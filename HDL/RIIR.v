==> flow/design.v <==
module RIIR(
	input signed [31:0] inp,
	output reg signed [31:0] outp,
	input [3:0] b,
	input tick,
	input sys_clk
);
reg signed [47:0] z = 48'sd0;
reg [3:0] preshift;
reg [3:0] postshift;
reg [4:0] b_reg = 5'd0;
reg p_step = 1'd0;
reg signed [47:0] p_reg = 48'sd0;
reg signed [47:0] z_shift_reg = 48'sd0;
reg signed [31:0] inp_shift_reg = 32'sd0;
reg tick_l = 1'd0;
reg dummy_s;
initial dummy_s <= 1'd0;
reg dummy_d;
always @(*) begin
	preshift <= 4'd0;
	postshift <= 4'd0;
	if ((b_reg >= 4'd15)) begin
		postshift <= 4'd15;
		preshift <= (b_reg - 4'd15);
	end else begin
		preshift <= 1'd0;
		postshift <= b_reg;
	end
end
always @(posedge sys_clk) begin
	b_reg <= (b + 4'd10);
	z_shift_reg <= (z >>> b_reg);
	inp_shift_reg <= (inp >>> preshift);
	if (((tick & (~tick_l)) & (~p_step))) begin
		p_step <= 1'd1;
		p_reg <= (z - z_shift_reg);
	end
	if (p_step) begin
		z <= (inp_shift_reg + p_reg);
		p_step <= 1'd0;
	end
	outp <= (z >>> postshift);
end
endmodule
### From RTL to reports: RIIR

The steps from the RTL of RIIR to its reports follow in flow order.
Line numbers count from 1 in the design file above.
Library cell names are shortened.
Not given: --

| inputs | value |
|---|---|
| top module | RIIR |
| clock port | sys_clk |
| cell library | sky130hd |
| timing corner | tt_025C_1v80 |

### After elaboration

Yosys after proc, flatten, opt, wreduce and memory -nomap, before mapping. Enables and synchronous resets that opt folds into registers are not counted as muxes. Memory bits, and registers merged into a memory's read port (data or address), are not among the register bits. Print and check cells are not counted. Equal cells are merged and count once.

| cells by class | value |
|---|---|
| shifts and indexed selects | 3 |
| equal/unequal tests | 0 |
| bitwise operators | 2 |
| reduce/logical cells | 0 |
| order comparisons | 1 |
| muxes and demuxes | 3 |
| multiply operators | 0 |
| div/mod/pow operators | 0 |
| add/subtract/negate cells | 4 |

Operator list:

| kind | count |
|---|---|
| 32-bit by 48-bit adder with 48-bit output | 1 |
| 48-bit by 4-bit >>> shifter with 32-bit output | 1 |
| 48-bit subtractor | 1 |
| 48-bit by 5-bit >>> shifter with 48-bit output | 1 |
| 32-bit by 4-bit >>> shifter with 32-bit output | 1 |
| 4-bit 2-to-1 mux | 2 |
| 4-bit by 4-bit adder with 5-bit output (second input constant) | 1 |
| 5-bit by 4-bit >= comparator with 1-bit output (second input constant) | 1 |
| 4-bit subtractor (second input constant) | 1 |
| 1-bit AND | 1 |
| 1-bit NOT | 1 |
| 1-bit 2-to-1 mux | 1 |

| bit counts | value |
|---|---|
| ROM bits | 0 |
| memory bits (writable) | 0 |
| bits of input ports | 38 |
| output and inout port bits | 32 |
| clocked read ports x word width | 0 |
| memories | 0 |
| bits in latches | 0 |
| flip-flop bits (word level) | 214 |

### Logic depth

Depth = most cells in a row (Yosys ltp): at word level without a register or memory, in the mapped netlist without a sequential cell, where the memories' decode and read muxes count.

| depth | value |
|---|---|
| word-level depth | 3 |
| ABC_AREA | 0 |
| depth in mapped cells | 13 |

### Netlist

The flow's flattened synthesis, as Yosys stat reports it; memories are mapped. The netlist is that of the ABC_AREA named above (0 if unset); the other value can give another one.

Cells by type:

| cell type | count | total area (µm²) |
|---|---|---|
| edfxtp_1 | 96 | 2.88E+03 |
| dfxtp_1 | 118 | 2.36E+03 |
| mux2i_1 | 223 | 2.23E+03 |
| ha_1 | 96 | 1.2E+03 |
| a21oi_1 | 165 | 825.792 |
| nand2_1 | 207 | 776.995 |
| mux4_2 | 30 | 675.648 |
| nor2_1 | 139 | 521.75 |
| xnor2_1 | 56 | 490.47 |
| o21ai_0 | 94 | 470.451 |
| a21o_1 | 50 | 375.36 |
| xor2_1 | 38 | 332.819 |
| mux2_2 | 26 | 292.781 |
| inv_1 | 71 | 266.506 |
| a211oi_1 | 31 | 232.723 |
| clkbuf_1 | 62 | 232.723 |
| a31oi_1 | 23 | 143.888 |
| nand4_1 | 20 | 125.12 |

Not listed: further types 53, cells in them 239.

| synthesis totals | value |
|---|---|
| synthesis area | 16096.7 µm² |
| cells in the netlist | 1784 |
| mapped flip-flops | 214 |

### Path before layout

Source: OpenSTA report_checks on the synthesized netlist (no wires, ideal clock, input and output delay 20% of the period each), path of least setup slack; recovery checks are left aside. Register names are those of the netlist, which keeps one name where synthesis merged equal registers.

| timing after synthesis | value |
|---|---|
| kind | register to register |
| from | reg p_step |
| to | reg p_reg[0] |
| data arrival time | 3199 ps |
| required time | 3842 ps |
| path buffers | 0 |
| path delay | 3657 ps |
| period | 4300 ps |
| driving pins on the path | 2 |
| path slack | 642 ps |
| period reached after synthesis | 3658 ps |

"path delay" = arrival - input delay + setup time.
"driving pins on the path" counts driving pins, that of a launching flip-flop among them; a cell with two outputs on the path counts twice.
"period reached after synthesis" = period - worst setup slack (recovery checks aside). The figure is calculated, with input and output delays left at 20% of the set period.
The rows between start and end are the longest chain of elaborated cells between them; the timing report does not say that the signal goes this way. Where chains are equally long, one stands for them.
Each line given opens the expression or statement behind the cell; cells for indexed reads and writes are added by Yosys, which also makes memories of some case tables.

| between the ends, after synthesis | value |
|---|---|
| cells stage by stage | dfxtp_1 nor2b_1 |
| cells in the longest elaborated chain | 2 |
| elaborated cells between the ends (all ways) | 2 |
| those cells by class | logic (2) |

RTL lines, path after synthesis:

| what | RTL line | RTL |
|---|---|---|
| start, declared | 12 | `reg p_step = 1'd0;` |
| start, assigned | 36 | `p_step <= 1'd1;` |
| start, assigned | 41 | `p_step <= 1'd0;` |
| 1-bit NOT | 35 | `if (((tick & (~tick_l)) & (~p_step))) begin` |
| 1-bit AND | 35 |  |
| end, assigned | 37 | `p_reg <= (z - z_shift_reg);` |
| end, declared | 13 | `reg signed [47:0] p_reg = 48'sd0;` |

### Worst path after layout

Path of least setup slack in the final report of run 1 (OpenROAD, finished layout, wires in). Where an end is a register, its clock arrival counts in the times.
The path's times are printed in steps of 10 ps; the period is the one set.

| timing post-layout | value |
|---|---|
| kind | register to register |
| from | reg p_reg[0] |
| to | reg z[46] |
| required time | 4750 ps |
| data arrival time | 3880 ps |
| period | 4440 ps |
| driving pins on the path | 13 |
| path buffers | 0 |
| path slack | 870 ps |

The rows between start and end are the longest chain of elaborated cells between them; the timing report does not say that the signal goes this way. Where chains are equally long, one stands for them.

| between the ends, post-layout | value |
|---|---|
| cells stage by stage | edfxtp_1 ha_1 fa_1 a21oi_1 o21ai_1 a21oi_1 a21oi_1 a41oi_1 nor4_1 nor2_1 o21ai_1 mux2i_1 a2111oi_0 |
| cells in the longest elaborated chain | 1 |
| elaborated cells between the ends (all ways) | 1 |
| those cells by class | add/sub (1) |

RTL lines, path post-layout:

| what | RTL line | RTL |
|---|---|---|
| start, declared | 13 | `reg signed [47:0] p_reg = 48'sd0;` |
| start, assigned | 37 | `p_reg <= (z - z_shift_reg);` |
| 32-bit by 48-bit adder with 48-bit output | 40 | `z <= (inp_shift_reg + p_reg);` |
| end, assigned | 40 |  |
| end, declared | 8 | `reg signed [47:0] z = 48'sd0;` |

## Implementation results

Flow measurements of RIIR on sky130hd: 2 stored runs with different settings, listed in no order. Input and output delays are each 20% of the period that was set; the output load is 0.01 pF.
"total power after layout" is the tool's figure for a default switching activity; nothing was simulated.

#### Run 1

| setting | value |
|---|---|
| period_ns | `4.44` |
| CORE_UTILIZATION | `37` |
| CAP_MARGIN | `20` |
| CORE_MARGIN | `2` |
| SLEW_MARGIN | `20` |

| result | value |
|---|---|
| standard-cell area of the final layout | 18221.2 µm² |
| worst hold slack in the final report | 556 ps |
| total negative slack on setup checks | 0 ps |
| utilization in the final report | 42.4% |
| total power after layout | 15751 uW |
| lowest setup slack | 874 ps |
| full die area | 45188.1 µm² |
| cell area after synthesis | 16096.7 µm² |

#### Run 2

| setting | value |
|---|---|
| period_ns | `5.08` |
| CORE_UTILIZATION | `65` |
| SETUP_SLACK_MARGIN | `1.27` |
| PLACE_DENSITY_LB_ADDON | `0.2` |
| CORE_ASPECT_RATIO | `0.93` |
| CELL_PAD_IN_SITES_GLOBAL_PLACEMENT | `0` |
| CELL_PAD_IN_SITES_DETAIL_PLACEMENT | `0` |
| ABC_AREA | `0` |
| CTS_CLUSTER_DIAMETER | `340` |
| MIN_ROUTING_LAYER | `met1` |
| MAX_ROUTING_LAYER | `met5` |
| CAP_MARGIN | `20` |
| CORE_MARGIN | `2` |
| SLEW_MARGIN | `20` |

| result | value |
|---|---|
| standard-cell area of the final layout | 17782.1 µm² |
| worst hold slack in the final report | 546 ps |
| total negative slack on setup checks | 0 ps |
| utilization in the final report | 73.0% |
| total power after layout | 13614 uW |
| lowest setup slack | 1576 ps |
| full die area | 26040.0 µm² |
| cell area after synthesis | 16096.7 µm² |
