==> flow/design.v <==
module fibonacci7 (
    input clk,
    output [6:0] fib=7'h0001
  );
  always @ ( posedge clk ) begin
    fib[6:1]<=fib[5:0];
    fib[0]<=fib[7] ^~ fib[6];
  end
endmodule  
module pll (
  input clk,
  input in,
  output[17:0] phase_out,
  output reg locked=0
  );
wire [6:0] fib;
wire [24:0] phase_out_temp;
reg [31:0] phase=0;      
reg signed[16:0] incr=17'd600;      
reg l_in=0,l2_in=0;    
reg pipestep=0;
assign phase_out_temp=phase[23:0]+fib;
assign phase_out=phase_out_temp[23:6];
    reg signed [15:0] eD=0;      
    reg signed [15:0] last_eP=0;
    wire signed [15:0] eP;
 assign eP= (|phase[31:25]) ? 16'h7fff:     
             (phase[24:9]-16'h7fff);  
always @ ( posedge clk ) begin
  pipestep<=0;
  locked<=0;
  if((&~eP[15:12])||(&eP[15:12])) locked<=1;     
  phase<=phase+incr;
  l_in<=in;
  l2_in<=l_in;
  if(!l2_in&&l_in) begin     
    pipestep<=1;
    last_eP<=eP;
    eD<=eP-last_eP;
    phase<=32'h00000000;     
  end
  if(pipestep==1) incr<=incr-$signed(last_eP[15:9])+$signed(eD[15:11]);  
end
fibonacci7 randgen(clk,fib);
endmodule
Tool chain data of pll
What the tools print for pll, step after step.
Line numbers count from 1 in the design file above.
Operators: Yosys type, input widths -> output width; for muxes data width and select width s.
Cell names lack the library's common part.
The mark - stands for no value.

design
  top = pll
  clock = clk
  cell library = sky130hd
  corner = tt_025C_1v80

Elaborated design
Yosys after proc, flatten, opt, wreduce and memory -nomap, before mapping. Enables and synchronous resets that opt folds into registers are not counted as muxes. Memory bits, and registers merged into a memory's read port (data or address), are not among the register bits. Print and check cells are not counted. Equal cells are merged and count once.

word-level totals
  register bits = 85
  input bits = 2
  output and inout port bits = 19
  word-level cells = 24

operators by class
  $add $sub $neg = 6
  multiplexer cells = 3
  bitwise operators = 1
  reductions and logical operators = 6

operators with widths
  operator                number
  $add 32x17->32          1
  $add 24x1->24 const B   1
  $add 17x5->17           1
  $sub 17x7->17           1
  $sub 16x15->16 const B  1
  $sub 16x16->16          1
  $mux 16                 1
  $reduce_and 4->1        2
  $reduce_or 7->1         1
  $not 4->4               1
  $mux 1                  2
  $logic_and 1x1->1       1
  $logic_or 1x1->1        1
  $logic_not 1->1         1

Depth
Longest topological path by Yosys (ltp), each cell counted once; first at word level (registers and memories cut), then after technology mapping (sequential cells cut; the memories' decode and read muxes count).

depth
  word-level depth = 6
  ABC_AREA = 0
  depth in mapped cells = 14
  gate-level depth less buffers = 14

Synthesis result
Yosys stat after the flow's synthesis: flattened, memories mapped to cells. It holds for the ABC_AREA given above (unset counts as 0); a run with the other value may have another netlist.
The area totals of this step are shown rounded.

mapped netlist
  mapped cells = 610
  synthesis area = 5620 um2
  sequential part of the area = 1860 um2
  flip-flop cells = 74
  buffers = 13

cells by type
  cell type  number  total area (um2)
  edfxtp_1   38      1.14E+03
  dfxtp_1    36      720.691
  ha_1       49      613.088
  xnor2_1    47      411.645
  fa_1       17      340.326
  inv_1      78      292.781
  a21oi_1    42      210.202
  xor2_1     23      201.443
  nand2_1    44      165.158
  nor2_1     38      142.637
  a21o_1     15      112.608
  o21ai_0    22      110.106
  o21a_1     11      82.579
  a211oi_1   9       67.565
  and3_1     9       56.304
  or3_1      9       56.304
  nand3_1    11      55.053
  and2_1     8       50.048

Not listed: further types 44, cells in them 104.
The figures by module come from a second, unflattened synthesis with its own total; it is not the netlist above.

second synthesis, totals
  cell total of the unflattened synthesis = 702
  area total of the unflattened synthesis = 6140 um2

Rows give one instance, submodules left out.

modules
  module      times used  cells  area (um2)  seq. area (um2)
  pll         1           693    6080        1860
  fibonacci7  1           9      60.1        0.0

Path before layout
Source: OpenSTA report_checks on the synthesized netlist (no wires, ideal clock, input and output delay 20% of the period each), path of least setup slack; recovery checks are left aside. Register names are those of the netlist, which keeps one name where synthesis merged equal registers.

timing path post-synthesis
  path type = register to register
  start = register phase[9]
  end = register eD[15]
  clock period = 4940 ps
  library setup time = 258 ps
  launch time at the first pin = 0 ps
  data arrival time = 2856 ps
  data required time = 4682 ps
  slack = 1826 ps
  path delay = 3114 ps
  stages on the path = 15
  buffers on the path = 0
  synthesis period reached = 3114 ps

"path delay" is the arrival time less input delay plus setup time.
"stages on the path" counts driving pins, that of a launching flip-flop among them; a cell with two outputs on the path counts twice.
"synthesis period reached" is the clock period less the worst setup slack; recovery checks do not enter. This is arithmetic on one report: input and output delays are still those of the set period (20% each).
The rows between start and end are the longest chain of elaborated cells between them; the timing report does not say that the signal goes this way. Where chains are equally long, one stands for them.
Each line given opens the expression or statement behind the cell; cells for indexed reads and writes are added by Yosys, which also makes memories of some case tables.

between the ends, post-synthesis
  cells stage by stage = dfxtp_1 > ha_1 > nand3_1 > nor3_4 > nand3_1 > xor2_1 > nand2_1 > ha_1 > a21oi_1 > o21ai_0 > or3_1 > o21ai_4 > o21ai_2 > a21oi_2 > xnor2_1
  length of the longest elaborated chain = 3
  elaborated cells on any way between the ends = 3
  RTL lines with such cells = 3
  classes of those cells = add/sub (2); mux (1)

RTL lines, path post-synthesis
  what             line  RTL
  start, declared  18    reg [31:0] phase=0;
  start, assigned  33    phase<=phase+incr;
  start, assigned  40    phase<=32'h00000000;
  $sub 16x15->16   28    (phase[24:9]-16'h7fff);
  $mux 16          27    assign eP= (|phase[31:25]) ? 16'h7fff:
  $sub 16x16->16   39    eD<=eP-last_eP;
  end, assigned    39
  end, declared    24    reg signed [15:0] eD=0;

Some nets on the timed path still bear RTL names; the line given drives or declares the net.

nets with RTL names, path post-synthesis
  net     line
  eP[10]  27

Path in the finished layout
From the final timing report of flow run A: the path of least setup slack in the routed layout; clock arrival at registers is part of the times.
The report prints the path's times to 10 ps; the period is as set.

timing path after layout
  path type = register to output
  start = register phase[9]
  end = output phase_out[15]
  clock period = 4800 ps
  output delay = 960 ps
  launch time at the first pin = 360 ps
  data arrival time = 2810 ps
  data required time = 3840 ps
  slack = 1030 ps
  stages on the path = 8
  buffers on the path = 1

The rows between start and end are the longest chain of elaborated cells between them; the timing report does not say that the signal goes this way. Where chains are equally long, one stands for them.

between the ends, after layout
  cells stage by stage = dfxtp_1 > ha_1 > nand3_1 > nor3_4 > nand2_1 > nor2_1 > xor2_1 > clkdlybuf4s50_1
  length of the longest elaborated chain = 1
  elaborated cells on any way between the ends = 1
  RTL lines with such cells = 1
  classes of those cells = add/sub (1)

RTL lines, path after layout
  what             line  RTL
  start, declared  18    reg [31:0] phase=0;
  start, assigned  33    phase<=phase+incr;
  start, assigned  40    phase<=32'h00000000;
  $add 24x1->24    22    assign phase_out_temp=phase[23:0]+fib;
  end, declared    13    output[17:0] phase_out,

Wiki page: pll / flow data

Module pll, platform sky130hd: 2 stored runs of the flow (Yosys, OpenROAD) with differing settings, in no particular order. Input and output delays are each 20% of the period that was set; the output load is 0.01 pF.
"clock period reached" = clock period - worst setup slack. The figure is calculated, with input and output delays left at 20% of the set period.
"critical path time": the worst setup path's part of the clock period (all of it between registers, 20% less for each end at a port) less its slack. A launch clock that arrives late makes it longer, a capture clock that arrives late makes it shorter.
"total design power": no workload was simulated; the value follows from the tool's default switching activity.
"critical path time" is known to 10 ps.
Values from the reports are rounded here.
A setting shown as . is not set for that run.

setting or result                          flow run A          flow run B
period_ns                                  4.8                 4.68
CORE_UTILIZATION                           17                  40
PLACE_DENSITY_LB_ADDON                     0.09                .
CORE_ASPECT_RATIO                          0.78                .
CELL_PAD_IN_SITES_GLOBAL_PLACEMENT         3                   .
CELL_PAD_IN_SITES_DETAIL_PLACEMENT         0                   .
TNS_END_PERCENT                            50                  .
CAP_MARGIN                                 20                  20
CORE_MARGIN                                2                   2
SLEW_MARGIN                                20                  20
area of the synthesized netlist (um2)      5620                5620
area of the die (um2)                      34500               15000
utilization after layout (%)               20.5                45.4
worst setup slack after layout (ps)        1030                999
total negative slack on setup checks (ps)  0                   0
post-route worst hold slack (ps)           353                 356
total design power (mW)                    4.69                4.61
clock period reached (ps)                  3773                3681
critical path time (ps)                    2810                2750
type of the worst setup path               register to output  register to output
